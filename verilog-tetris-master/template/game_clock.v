==> flow/design.v <==
module game_clock(
    input wire clk,
    input wire rst,
    input wire pause,
    output reg game_clk,
    input [3:0] score1,
    input [3:0] score2,
    input [3:0] score3,
    input [3:0] score4,
    input wire sw_inferno
    );
    reg [31:0] counter;
    reg [31:0] tmp;
    always @(*) begin
        if(rst) begin
            tmp = 25000000;
        end
        if(!sw_inferno) begin
            if((score1+score2*10+score3*100+score4*1000) < 10) begin
                tmp = 25000000;
            end
            else if((score1+score2*10+score3*100+score4*1000)>=10 && (score1+score2*10+score3*100+score4*1000)<20) begin
                tmp = 12500000;
            end
            else if((score1+score2*10+score3*100+score4*1000)>=20 && (score1+score2*10+score3*100+score4*1000)<30) begin
                tmp = 6250000;
            end
            else if((score1+score2*10+score3*100+score4*1000) >=30 && (score1+score2*10+score3*100+score4*1000)<40) begin
                tmp = 5000000;
            end
            else if((score1+score2*10+score3*100+score4*1000) >=40 && (score1+score2*10+score3*100+score4*1000)<50) begin
                tmp = 2500000;
            end
            else begin
                tmp = 1250000;
            end
        end
        else begin
            tmp = 3000000;
        end
    end
    always @ (posedge clk) begin
        if (!pause) begin
            if (rst) begin
                counter <= 0;
                game_clk <= 0;
            end else begin
                if (counter >= tmp) begin  
                    counter <= 0;
                    game_clk <= 1;
                end else begin
                    counter <= (counter + 1);
                    game_clk <= 0;
                end
            end
        end
    end
endmodule
=== From RTL to reports: game_clock ===
Tool output for the design above, in the order of the flow.
Line numbers count from 1 in the design file above.
Operators carry their Yosys type and port widths (W data, S select, Z words).
Library cell names are shortened.
The mark -- stands for no value.

* Top module: game_clock
* Clock: clk
* Cell library: sky130hd
* Corner: tt_025C_1v80

=== Word-level counts ===
Source: Yosys, flattened and elaborated, memories not mapped. Widths are those after wreduce. Registers that Yosys merges into a memory's read port (data or address) are not register bits. Print and check cells do not count. Equal cells are merged and count once.

* $add $sub $neg: 4
* Multipliers: 3
* Order comparisons: 10
* Muxes and demuxes: 7
* Reduce/logical cells: 5

{| class="wikitable"
|+ Operators with widths
! kind !! count
|-
| $ge A32 B5 Y1 const B || 2
|-
| $lt A32 B5 Y1 const B || 2
|-
| $lt A32 B6 Y1 const B || 2
|-
| $mux W25 || 2
|-
| $mux W23 || 2
|-
| $mul A4 B7 Y11 const B || 1
|-
| $mul A4 B5 Y9 const B || 1
|-
| $add A32 B1 Y32 const B || 1
|-
| $add A32 B32 Y32 || 1
|-
| $ge A32 B32 Y1 || 1
|-
| $ge A32 B4 Y1 const B || 1
|-
| $lt A32 B4 Y1 const B || 1
|-
| $ge A32 B6 Y1 const B || 1
|-
| $mux W24 || 1
|-
| $mux W22 || 1
|-
| $mul A4 B3 Y7 const B || 1
|-
| $add A9 B11 Y12 || 1
|-
| $add A4 B8 Y9 || 1
|-
| $logic_and A1 B1 Y1 || 4
|-
| $reduce_or A2 Y1 || 1
|-
| $mux W1 || 1
|}

* Bits in registers: 33
* Bits of input ports: 20
* Output and inout port bits: 1
* Word-level cells: 31

=== Logic depth ===
Depth = most cells in a row (Yosys ltp): at word level without a register or memory, in the mapped netlist without a sequential cell, where the memories' decode and read muxes count.

* Depth after elaboration: 14
* ABC_AREA: 0
* Depth in mapped cells: 29
* Depth with buffers taken out: 26

=== After synthesis ===
Yosys stat after the flow's synthesis: flattened, memories mapped to cells. It holds for the ABC_AREA given above (unset counts as 0); a run with the other value may have another netlist.

* Standard cells after synthesis: 453
* Mapped area: 4,146.5 um2
* Sequential part of the area: 991.0 um2
* Mapped flip-flops: 33
* Buffers: 10

{| class="wikitable"
|+ Cells by type
! cell type !! count !! area in all (um2)
|-
| edfxtp_1 || 33 || 990.95
|-
| ha_1 || 75 || 938.4
|-
| fa_1 || 17 || 340.326
|-
| nor3_1 || 38 || 190.182
|-
| xor2_1 || 20 || 175.168
|-
| inv_1 || 46 || 172.666
|-
| a21oi_1 || 29 || 145.139
|-
| xnor2_1 || 16 || 140.134
|-
| nor2_1 || 25 || 93.84
|-
| nand3_1 || 18 || 90.086
|-
| nand2_1 || 21 || 78.826
|-
| a21o_1 || 9 || 67.565
|-
| nor2b_1 || 10 || 62.56
|-
| o21ai_0 || 11 || 55.053
|-
| or3_1 || 8 || 50.048
|-
| and4_1 || 4 || 35.034
|-
| a31oi_1 || 5 || 31.28
|-
| clkbuf_1 || 8 || 30.029
|}

Not listed: further types 32, cells in them 60.

=== Path before layout ===
Path of least setup slack by OpenSTA after synthesis, without wires, with an ideal clock, recovery checks aside; 20% of the period is set as input and as output delay. Where synthesis merged equal registers, the netlist keeps one of their names.

* Kind: input -> register
* Start: input port (no name shown)
* End: register counter[11]
* Clock period: 16,400 ps
* External input delay: 3,280 ps
* Library setup time: 270 ps
* Launch time at the first pin: 3,280 ps
* Arrival: 9,742 ps
* Data required time: 16,130 ps
* Slack: 6,388 ps
* Path delay: 6,732 ps
* Stages on the path: 25
* Path buffers: 2
* Synthesis period reached: 10,012 ps

"path delay" is the arrival time less input delay plus setup time.
"stages on the path" counts driving pins, that of a launching flip-flop among them; a cell with two outputs on the path counts twice.
"synthesis period reached" = period - worst setup slack (recovery checks aside). The figure is calculated, with input and output delays left at 20% of the set period.
Between the ends stands the longest chain of elaborated cells between them, by number of cells; it is not shown to be the way that was timed. Of several equally long chains one is given.
A line is the first line of the expression or statement that the cell stems from. Yosys adds cells for indexed reads and writes and turns some case tables into memories.
A register here has more assigning lines than the two given.

* Cell sequence: fa_1 inv_1 fa_1 inv_1 ha_1 a21o_1 a21oi_1 xor2_1 ha_1 ha_1 ha_1 o21ai_0 o21bai_1 a31o_2 nand3_1 mux2_4 or4_1 clkbuf_1 or4_1 ha_1 nand3_1 or4_1 o221ai_1 clkbuf_1 nor3_1
* Cells in the longest elaborated chain: 12
* Elaborated cells between the ends (all ways): 23
* Classes of those cells: 1 x add/sub; 1 x mul; 10 x compare; 6 x mux; 5 x reduce/logical

{| class="wikitable"
|+ RTL lines, path after synthesis
! what !! RTL line !! source
|-
| start: declaration || 9 ||
|-
| $mul A4 B7 Y11 || 31 ||
|-
| $add A32 B32 Y32 || 31 ||
|-
| $ge A32 B6 Y1 || 31 ||
|-
| $logic_and A1 B1 Y1 || 31 ||
|-
| $mux W22 || 31 ||
|-
| $mux W23 || 28 ||
|-
| $mux W23 || 25 ||
|-
| $mux W24 || 22 ||
|-
| $mux W25 || 19 ||
|-
| $mux W25 || 18 || <nowiki>if(!sw_inferno) begin</nowiki>
|-
| $ge A32 B32 Y1 || 48 || <nowiki>if (counter >= tmp) begin</nowiki>
|-
| $reduce_or A2 Y1 || -- ||
|-
| end: assignment || 49 || <nowiki>counter <= 0;</nowiki>
|-
| end: assignment || 52 || <nowiki>counter <= (counter + 1);</nowiki>
|-
| end: declaration || 12 || <nowiki>reg [31:0] counter;</nowiki>
|}

=== Worst path after layout ===
From the final timing report of job 1: the path of least setup slack in the routed layout; clock arrival at registers is part of the times.
The path's times are printed in steps of 10 ps; the period is the one set.

* Kind: input -> register
* Start: input port (no name shown)
* End: register counter[10]
* Clock period: 13,600 ps
* External input delay: 2,720 ps
* Library setup time: 270 ps
* Launch time at the first pin: 2,720 ps
* Arrival: 10,670 ps
* Data required time: 13,600 ps
* Slack: 2,930 ps
* Stages on the path: 26
* Path buffers: 3

Between the ends stands the longest chain of elaborated cells between them, by number of cells; it is not shown to be the way that was timed. Of several equally long chains one is given.
A register here has more assigning lines than the two given.

* Cell sequence: clkdlybuf4s50_1 fa_1 inv_1 fa_1 inv_1 ha_1 a21o_1 a21oi_1 xor2_1 ha_1 ha_1 ha_1 o21ai_0 o21bai_1 a31o_2 nand3_1 mux2_4 or4_1 clkbuf_1 or4_1 ha_1 nand3_1 or4_1 o221ai_1 clkbuf_1 nor3_1
* Cells in the longest elaborated chain: 12
* Elaborated cells between the ends (all ways): 23
* Classes of those cells: 1 x add/sub; 1 x mul; 10 x compare; 6 x mux; 5 x reduce/logical

{| class="wikitable"
|+ RTL lines, path after layout
! what !! RTL line !! source
|-
| start: declaration || 9 ||
|-
| $mul A4 B7 Y11 || 31 ||
|-
| $add A32 B32 Y32 || 31 ||
|-
| $ge A32 B6 Y1 || 31 ||
|-
| $logic_and A1 B1 Y1 || 31 ||
|-
| $mux W22 || 31 ||
|-
| $mux W23 || 28 ||
|-
| $mux W23 || 25 ||
|-
| $mux W24 || 22 ||
|-
| $mux W25 || 19 ||
|-
| $mux W25 || 18 || <nowiki>if(!sw_inferno) begin</nowiki>
|-
| $ge A32 B32 Y1 || 48 || <nowiki>if (counter >= tmp) begin</nowiki>
|-
| $reduce_or A2 Y1 || -- ||
|-
| end: assignment || 49 || <nowiki>counter <= 0;</nowiki>
|-
| end: assignment || 52 || <nowiki>counter <= (counter + 1);</nowiki>
|-
| end: declaration || 12 || <nowiki>reg [31:0] counter;</nowiki>
|}

Stored flow runs of game_clock (2 of them; Yosys, OpenROAD, sky130hd). They differ in their settings and are not a sequence. Constraints: input delay and output delay 20% of the set period each, output load 0.01 pF.
By "worst setup path time" is meant the share of the clock period that the worst setup path is allowed (20% is reserved at inputs, 20% at outputs), minus its slack. Clock arrival times at its registers enter into it.
"power" is the tool's figure for a default switching activity; nothing was simulated.
"worst setup path time" is given in steps of 10 ps.

Job 1
==> flow/run.sh <==
#!/bin/bash
# the make line also repeats the synthesis and layout settings of config.mk as NAME=value (left out here)
make -C /OpenROAD-flow-scripts/flow DESIGN_CONFIG=/design/flow/config.mk WORK_HOME=/design/flow/orfs CLKGATE_MAP_FILE= finish
==> flow/config.mk <==
export PLATFORM = sky130hd
export DESIGN_NAME = game_clock
export DESIGN_NICKNAME = game_clock
export VERILOG_FILES = /design/flow/design.v
export SDC_FILE = /design/flow/constraint.sdc
export NUM_CORES = 4
export LEC_CHECK = 0
export ABC_AREA = 0
export CAP_MARGIN = 20
export CELL_PAD_IN_SITES_DETAIL_PLACEMENT = 0
export CORE_ASPECT_RATIO = 1.2
export CORE_MARGIN = 2
export CORE_UTILIZATION = 35
export CTS_CLUSTER_DIAMETER = 245
export GPL_ROUTABILITY_DRIVEN = 1
export GPL_TIMING_DRIVEN = 0
export MIN_ROUTING_LAYER = met1
export PLACE_DENSITY_LB_ADDON = 0.05
export SETUP_SLACK_MARGIN = -1.35
export SLEW_MARGIN = 20
==> flow/constraint.sdc <==
create_clock -name core_clock -period 13.6 [get_ports {clk}]
set_input_delay 2.7200 -clock core_clock [delete_from_list [all_inputs] [get_ports {clk}]]
set_output_delay 2.7200 -clock core_clock [all_outputs]
set_load 0.01 [all_outputs]

==> results of job 1 <==
chip area after synthesis (Yosys): 4,146.5 um2
die area: 12,737.1 um2
standard-cell area of the final layout: 4,708.3 um2
utilization: 40.7%
worst setup slack after layout: 2,933 ps
total negative slack: 0 ps
worst hold slack: 654 ps
power: 645.7 µW
worst setup path time: 7,950 ps
worst setup path kind: input -> register

Job 2
==> flow/run.sh <==
#!/bin/bash
# the make line also repeats the synthesis and layout settings of config.mk as NAME=value (left out here)
make -C /OpenROAD-flow-scripts/flow DESIGN_CONFIG=/design/flow/config.mk WORK_HOME=/design/flow/orfs CLKGATE_MAP_FILE= finish
==> flow/config.mk <==
export PLATFORM = sky130hd
export DESIGN_NAME = game_clock
export DESIGN_NICKNAME = game_clock
export VERILOG_FILES = /design/flow/design.v
export SDC_FILE = /design/flow/constraint.sdc
export NUM_CORES = 4
export LEC_CHECK = 0
export CAP_MARGIN = 40
export CELL_PAD_IN_SITES_DETAIL_PLACEMENT = 2
export CELL_PAD_IN_SITES_GLOBAL_PLACEMENT = 0
export CORE_MARGIN = 2
export CORE_UTILIZATION = 65
export CTS_CLUSTER_SIZE = 54
export MIN_ROUTING_LAYER = met1
export SLEW_MARGIN = 35
==> flow/constraint.sdc <==
create_clock -name core_clock -period 5.08 [get_ports {clk}]
set_input_delay 1.0160 -clock core_clock [delete_from_list [all_inputs] [get_ports {clk}]]
set_output_delay 1.0160 -clock core_clock [all_outputs]
set_load 0.01 [all_outputs]

==> results of job 2 <==
did not finish, placement stopped with a tool error
