==> flow/design.v <==
module vga_display(
    input wire                                   clk,
    input wire [3-1:0]             cur_piece,
    input wire [8-1:0]               cur_blk_1,
    input wire [8-1:0]               cur_blk_2,
    input wire [8-1:0]               cur_blk_3,
    input wire [8-1:0]               cur_blk_4,
    input wire [(10*22)-1:0] fallen_pieces,
    output reg [11:0]                            rgb,
    output wire                                  hsync,
    output wire                                  vsync,
    input wire                                   sw_inferno,
    input wire pause,
    input wire rst
    );
    reg game_clk;
    reg [31:0] counter;
    always @ (posedge clk) begin
        if (!pause) begin
            if (rst) begin
                counter <= 0;
                game_clk <= 0;
            end else begin
                if (counter >= 50000000) begin  
                    counter <= 0;
                    game_clk <= 0;
                end
                else if (counter >= 25000000) begin  
                    counter <= (counter + 1);
                    game_clk <= 1;
                end 
                else begin
                    counter <= (counter + 1);
                    game_clk <= 0;
                end
            end
        end
    end
    reg [9:0] counter_x = 0;
    reg [9:0] counter_y = 0;
    assign hsync = ~(counter_x >= (640 + 16) &&
                     counter_x < (640 + 16 + 96));
    assign vsync = ~(counter_y >= (480 + 10) &&
                     counter_y < (480 + 10 + 2));
    wire [9:0] cur_blk_index = ((counter_x-(((640 - (10 * 20)) / 2) - 1))/20) + (((counter_y-(((480 - (22 * 20)) / 2) - 1))/20)*10);
    reg [2:0] cur_vid_mem;
    always @ (*) begin
        if (counter_x >= (((640 - (10 * 20)) / 2) - 1) && counter_y >= (((480 - (22 * 20)) / 2) - 1) && counter_x <= (((640 - (10 * 20)) / 2) - 1) + (10 * 20) && counter_y <= (((480 - (22 * 20)) / 2) - 1) + (22 * 20)) begin
            if (counter_x == (((640 - (10 * 20)) / 2) - 1) || counter_x == (((640 - (10 * 20)) / 2) - 1) + (10 * 20) || counter_y == (((480 - (22 * 20)) / 2) - 1) || counter_y == (((480 - (22 * 20)) / 2) - 1) + (22 * 20)) begin
                case (cur_piece)
                    3'b000: rgb = 12'h888;
                    3'b001: rgb = 12'h0FF;
                    3'b010: rgb = 12'hFF0;
                    3'b011: rgb = 12'hF0F;
                    3'b100: rgb = 12'h080;
                    3'b101: rgb = 12'hF00;
                    3'b110: rgb = 12'h00F;
                    3'b111: rgb = 12'hFA0;
                endcase
            end else begin
                if (cur_blk_index == cur_blk_1 ||
                    cur_blk_index == cur_blk_2 ||
                    cur_blk_index == cur_blk_3 ||
                    cur_blk_index == cur_blk_4) begin
                    case (cur_piece)
                        3'b000: rgb = 12'h888;
                        3'b001: rgb = (sw_inferno && game_clk) ?12'h000:12'h0FF;
                        3'b010: rgb = (sw_inferno && game_clk) ?12'h000:12'hFF0;
                        3'b011: rgb = (sw_inferno && game_clk) ?12'h000:12'hF0F;
                        3'b100: rgb = (sw_inferno && game_clk) ?12'h000:12'h080;
                        3'b101: rgb = (sw_inferno && game_clk) ?12'h000:12'hF00;
                        3'b110: rgb = (sw_inferno && game_clk) ?12'h000:12'h00F;
                        3'b111: rgb = (sw_inferno && game_clk) ?12'h000:12'hFA0;
                    endcase
                end else begin
                    rgb = fallen_pieces[cur_blk_index] ?  sw_inferno ?12'hFFC:12'hFFF : sw_inferno ? 12'h000 : 12'h888;
                end
            end
        end else begin
            rgb = 12'h000;
        end
    end
   always @ (posedge clk) begin
       if (counter_x >= 640 + 16 + 96 + 48) begin
           counter_x <= 0;
           if (counter_y >= 480 + 10 + 2 + 33) begin
               counter_y <= 0;
           end else begin
               counter_y <= counter_y + 1;
           end
       end else begin
           counter_x <= counter_x + 1;
       end
   end
endmodule
Reports on vga_display
Tool output for the design above, in the order of the flow.
Line numbers count from 1 in the design file above.
A cell with n/a has no value.

design
  design top = vga_display
  clock port = clk
  cell library = sky130hd
  timing corner = tt_025C_1v80

Elaborated design
Yosys after proc, flatten, opt, wreduce and memory -nomap, before mapping. Enables and synchronous resets that opt folds into registers are not counted as muxes. Memory bits, and registers merged into a memory's read port (data or address), are not among the register bits. Print and check cells are not counted. Equal cells are merged and count once.
Yosys's memory passes give these memory sizes; they may raise the number of words (mostly to a power of two), join words into wider ones and drop unused or constant bits.

operators by class
  $add $sub $neg = 6
  multiply operators = 1
  divide/modulo/power cells = 2
  order comparisons = 12
  eq/ne operators = 15
  shift-type cells = 1
  muxes and demuxes = 15
  bitwise operators = 2
  reductions and logical operators = 14

operators by type and width
  operator                                                number
  divider 32 x 5 -> 32 bit (second input constant)        2
  variable part select 220 x 10 -> 1 bit                  1
  two-way mux 12 bit                                      9
  multiplier 32 x 3 -> 9 bit (second input constant)      1
  case mux 12 bit (select 8 bit)                          1
  equality test 10 x 8 -> 1 bit                           4
  adder 32 x 1 -> 32 bit (second input constant)          1
  >= comparator 32 x 25 -> 1 bit (second input constant)  1
  >= comparator 32 x 26 -> 1 bit (second input constant)  1
  >= comparator 10 bit (second input constant)            3
  adder 10 x 1 -> 10 bit (second input constant)          2
  <= comparator 10 x 9 -> 1 bit (second input constant)   2
  equality test 10 x 9 -> 1 bit (second input constant)   2
  two-way mux 8 bit                                       2
  equality test 3 bit (second input constant)             4
  subtractor 10 x 5 -> 11 bit (second input constant)     1
  subtractor 10 x 8 -> 11 bit (second input constant)     1
  adder 10 bit                                            1
  < comparator 10 bit (second input constant)             1
  >= comparator 10 x 5 -> 1 bit (second input constant)   1
  equality test 10 x 5 -> 1 bit (second input constant)   1
  >= comparator 10 x 8 -> 1 bit (second input constant)   1
  equality test 10 x 8 -> 1 bit (second input constant)   1
  >= comparator 10 x 9 -> 1 bit (second input constant)   1
  < comparator 10 x 9 -> 1 bit (second input constant)    1
  logical AND 1 bit                                       6
  logical OR 1 bit                                        6
  equality test 3 x 2 -> 1 bit (second input constant)    2

Not listed: further kinds 7, cells in them 8.

word-level totals
  register bits = 53
  bits in read-only memories = 96
  memories kept = 1
  input port bits = 259

memory list
  memory           depth  width  read ports  wr ports  RTL line  source
  (no name shown)  8      12     1           0         50        case (cur_piece)

Depth
Depth = most cells in a row (Yosys ltp): at word level without a register or memory, in the mapped netlist without a sequential cell, where the memories' decode and read muxes count.

depth
  word-level depth = 11
  ABC_AREA = 0
  gate-level depth with buffers = 40

Netlist
The flow's flattened synthesis, as Yosys stat reports it; memories are mapped. The netlist is that of the ABC_AREA named above (0 if unset); the other value can give another one.
The area totals of this step are shown rounded.

mapped netlist
  standard cells after synthesis = 1033
  cell area after synthesis = 8290 um^2
  mapped flip-flops = 53

cell types
  type                       number
  sky130_fd_sc_hd__edfxtp_1  43
  sky130_fd_sc_hd__ha_1      36
  sky130_fd_sc_hd__xnor2_1   47
  sky130_fd_sc_hd__nand2_1   105
  sky130_fd_sc_hd__xor2_1    45
  sky130_fd_sc_hd__nor2_1    104
  sky130_fd_sc_hd__mux4_2    15
  sky130_fd_sc_hd__mux2i_1   30
  sky130_fd_sc_hd__mux2_2    24
  sky130_fd_sc_hd__a21oi_1   48
  sky130_fd_sc_hd__o21ai_0   48
  sky130_fd_sc_hd__dfxtp_1   10
  sky130_fd_sc_hd__nand3_1   31
  sky130_fd_sc_hd__a211oi_1  20
  sky130_fd_sc_hd__o211ai_1  19
  sky130_fd_sc_hd__clkbuf_1  37
  sky130_fd_sc_hd__nor3_1    27
  sky130_fd_sc_hd__a31oi_1   20

Not listed: further types 84, cells in them 324.

Timing after synthesis
Source: OpenSTA report_checks on the synthesized netlist (no wires, ideal clock, input and output delay 20% of the period each), path of least setup slack; recovery checks are left aside. Register names are those of the netlist, which keeps one name where synthesis merged equal registers.

path post-synthesis
  path kind = register to output
  from = reg counter_y[0]
  to = out rgb[1]
  clock period = 20.0 ns
  external output delay = 4.000 ns
  launch time at the first pin = 0.000 ns
  data arrival time = 8.018 ns
  data required time = 16.000 ns
  slack = 7.982 ns
  delay of the path = 8.018 ns
  driving pins on the path = 40
  buffers on the path = 3
  period reached after synthesis = 12.018 ns

"delay of the path" is the arrival time less input delay plus setup time.
A path that ends at an output port has no setup time.
"driving pins on the path": output pins that drive a net of the path, with the launching flip-flop's if there is one; two outputs of one cell count as two.
"period reached after synthesis" is the clock period less the worst setup slack; recovery checks do not enter. This is arithmetic on one report: input and output delays are still those of the set period (20% each).
Between the ends stands the longest chain of elaborated cells between them, by number of cells; it is not shown to be the way that was timed. Of several equally long chains one is given.
Each line given opens the expression or statement behind the cell; cells for indexed reads and writes are added by Yosys, which also makes memories of some case tables.

between the ends, post-synthesis
  cells stage by stage = sky130_fd_sc_hd__edfxtp_1 sky130_fd_sc_hd__ha_1 sky130_fd_sc_hd__buf_1 sky130_fd_sc_hd__o31ai_1 sky130_fd_sc_hd__nand2_1 sky130_fd_sc_hd__or3_1 sky130_fd_sc_hd__clkbuf_1 sky130_fd_sc_hd__ha_1 sky130_fd_sc_hd__a31o_2 sky130_fd_sc_hd__a21o_1 sky130_fd_sc_hd__nor3_1 sky130_fd_sc_hd__a211oi_1 sky130_fd_sc_hd__inv_1 sky130_fd_sc_hd__nor3_1 sky130_fd_sc_hd__o21ai_0 sky130_fd_sc_hd__o211ai_1 sky130_fd_sc_hd__nor2_1 sky130_fd_sc_hd__xnor2_1 [4 not listed] sky130_fd_sc_hd__ha_1 sky130_fd_sc_hd__ha_1 sky130_fd_sc_hd__fa_1 sky130_fd_sc_hd__ha_1 sky130_fd_sc_hd__inv_1 sky130_fd_sc_hd__o21bai_1 sky130_fd_sc_hd__a21oi_1 sky130_fd_sc_hd__xor2_1 sky130_fd_sc_hd__xor2_1 sky130_fd_sc_hd__nand4_1 sky130_fd_sc_hd__o2111ai_1 sky130_fd_sc_hd__nand2_1 sky130_fd_sc_hd__nand2_1 sky130_fd_sc_hd__o211ai_1 sky130_fd_sc_hd__nor2_1 sky130_fd_sc_hd__a22oi_1 sky130_fd_sc_hd__a32oi_1 sky130_fd_sc_hd__buf_4
  length of the longest elaborated chain = 11
  elaborated cells between the ends (all ways) = 25
  those cells by class = 2 x add/sub; 1 x mul; 1 x div; 2 x compare; 6 x eq/ne; 1 x shift; 4 x mux; 8 x reduce/logical

RTL lines, path post-synthesis
  element                        RTL line  source
  start: declaration             40        reg [9:0] counter_y = 0;
  start: assignment              87        counter_y <= 0;
  start: assignment              89        counter_y <= counter_y + 1;
  subtractor 10 x 5 -> 11 bit    45        wire [9:0] cur_blk_index = ((counter_x-(((640 - (10 * 20)) / 2) - 1))/20) + (((counter_y-(((480 - (22 * 20)) / ...
  divider 32 x 5 -> 32 bit       45
  multiplier 32 x 3 -> 9 bit     45
  adder 10 bit                   45
  equality test 10 x 8 -> 1 bit  61        if (cur_blk_index == cur_blk_1 ||
  logical OR 1 bit (3 in a row)  61
  two-way mux 12 bit             61
  two-way mux 12 bit             49        if (counter_x == (((640 - (10 * 20)) / 2) - 1) || counter_x == (((640 - (10 * 20)) / 2) - 1) + (10 * 20) || co ...
  two-way mux 12 bit             48        if (counter_x >= (((640 - (10 * 20)) / 2) - 1) && counter_y >= (((480 - (22 * 20)) / 2) - 1) && counter_x <= ( ...
  end: declaration               9         output reg [11:0]                            rgb,

Some nets on the timed path still bear RTL names; the line given drives or declares the net.

named nets, post-synthesis
  net     RTL line
  rgb[0]  48

Timing after layout
Path of least setup slack in the final report of run 1 (OpenROAD, finished layout, wires in). Where an end is a register, its clock arrival counts in the times.

path after layout
  path kind = register to output
  from = reg counter_y[0]
  to = out rgb[1]
  clock period = 7.84 ns
  external output delay = 1.57 ns
  launch time at the first pin = 0.31 ns
  data arrival time = 7.49 ns
  data required time = 6.27 ns
  slack = -1.22 ns
  driving pins on the path = 41
  buffers on the path = 11

Between the ends stands the longest chain of elaborated cells between them, by number of cells; it is not shown to be the way that was timed. Of several equally long chains one is given.

between the ends, after layout
  cells stage by stage = sky130_fd_sc_hd__edfxtp_1 sky130_fd_sc_hd__buf_4 sky130_fd_sc_hd__buf_4 sky130_fd_sc_hd__a211o_1 sky130_fd_sc_hd__buf_4 sky130_fd_sc_hd__a31o_4 sky130_fd_sc_hd__a21o_4 sky130_fd_sc_hd__buf_4 sky130_fd_sc_hd__buf_4 sky130_fd_sc_hd__a211oi_4 sky130_fd_sc_hd__nor2_1 sky130_fd_sc_hd__o21ai_1 sky130_fd_sc_hd__a21o_1 sky130_fd_sc_hd__o211ai_1 sky130_fd_sc_hd__nor2_2 sky130_fd_sc_hd__xnor2_2 sky130_fd_sc_hd__nand2_2 sky130_fd_sc_hd__o21ba_4 [5 not listed] sky130_fd_sc_hd__fa_2 sky130_fd_sc_hd__ha_4 sky130_fd_sc_hd__inv_6 sky130_fd_sc_hd__xnor2_4 sky130_fd_sc_hd__buf_12 sky130_fd_sc_hd__buf_6 sky130_fd_sc_hd__buf_6 sky130_fd_sc_hd__nand2b_4 sky130_fd_sc_hd__nor2_4 sky130_fd_sc_hd__o211ai_1 sky130_fd_sc_hd__a211oi_2 sky130_fd_sc_hd__nor3_2 sky130_fd_sc_hd__a31oi_1 sky130_fd_sc_hd__buf_4 sky130_fd_sc_hd__o221ai_2 sky130_fd_sc_hd__buf_4 sky130_fd_sc_hd__a32oi_2 sky130_fd_sc_hd__buf_2
  length of the longest elaborated chain = 11
  elaborated cells between the ends (all ways) = 25
  those cells by class = 2 x add/sub; 1 x mul; 1 x div; 2 x compare; 6 x eq/ne; 1 x shift; 4 x mux; 8 x reduce/logical

RTL lines, path after layout
  element                        RTL line  source
  start: declaration             40        reg [9:0] counter_y = 0;
  start: assignment              87        counter_y <= 0;
  start: assignment              89        counter_y <= counter_y + 1;
  subtractor 10 x 5 -> 11 bit    45        wire [9:0] cur_blk_index = ((counter_x-(((640 - (10 * 20)) / 2) - 1))/20) + (((counter_y-(((480 - (22 * 20)) / ...
  divider 32 x 5 -> 32 bit       45
  multiplier 32 x 3 -> 9 bit     45
  adder 10 bit                   45
  equality test 10 x 8 -> 1 bit  61        if (cur_blk_index == cur_blk_1 ||
  logical OR 1 bit (3 in a row)  61
  two-way mux 12 bit             61
  two-way mux 12 bit             49        if (counter_x == (((640 - (10 * 20)) / 2) - 1) || counter_x == (((640 - (10 * 20)) / 2) - 1) + (10 * 20) || co ...
  two-way mux 12 bit             48        if (counter_x >= (((640 - (10 * 20)) / 2) - 1) && counter_y >= (((480 - (22 * 20)) / 2) - 1) && counter_x <= ( ...
  end: declaration               9         output reg [11:0]                            rgb,

# Flow runs of vga_display

Record of 2 stored runs of the RTL-to-layout flow on vga_display, platform sky130hd. The runs are unordered. Constraints: input delay and output delay 20% of the set period each, output load 0.01 pF.
"power consumption" rests on the timing tool's default activity at the inputs, not on a simulated workload.
The results are shown rounded.
Among the settings, . means not set for that run.
A result given as . is not shown for that run.

setting or result                      run 1  run 2
period_ns                              7.84   14.6
CORE_UTILIZATION                       23     38
SETUP_SLACK_MARGIN                     -0.02  1.79
PLACE_DENSITY                          0.41   .
HOLD_SLACK_MARGIN                      0.28   .
ABC_AREA                               0      .
CTS_CLUSTER_SIZE                       16     .
CTS_CLUSTER_DIAMETER                   400    195
CAP_MARGIN                             10     20
MIN_ROUTING_LAYER                      met2   .
MAX_ROUTING_LAYER                      met4   met4
CORE_MARGIN                            2      2
SLEW_MARGIN                            20     20
PLACE_DENSITY_LB_ADDON                 .      0.0
CORE_ASPECT_RATIO                      .      0.76
CELL_PAD_IN_SITES_GLOBAL_PLACEMENT     .      3
GPL_ROUTABILITY_DRIVEN                 .      0
netlist area reported by Yosys (um^2)  8290   .
power consumption (mW)                 0.782  .
full die area (um^2)                   37600  .
setup TNS (ns)                         -14.0  .
final design utilization               0.395  .
worst setup slack after layout (ns)    -1.22  .
final worst hold slack (ns)            0.551  .

Run 2: unfinished; error FLW-0024 in placement
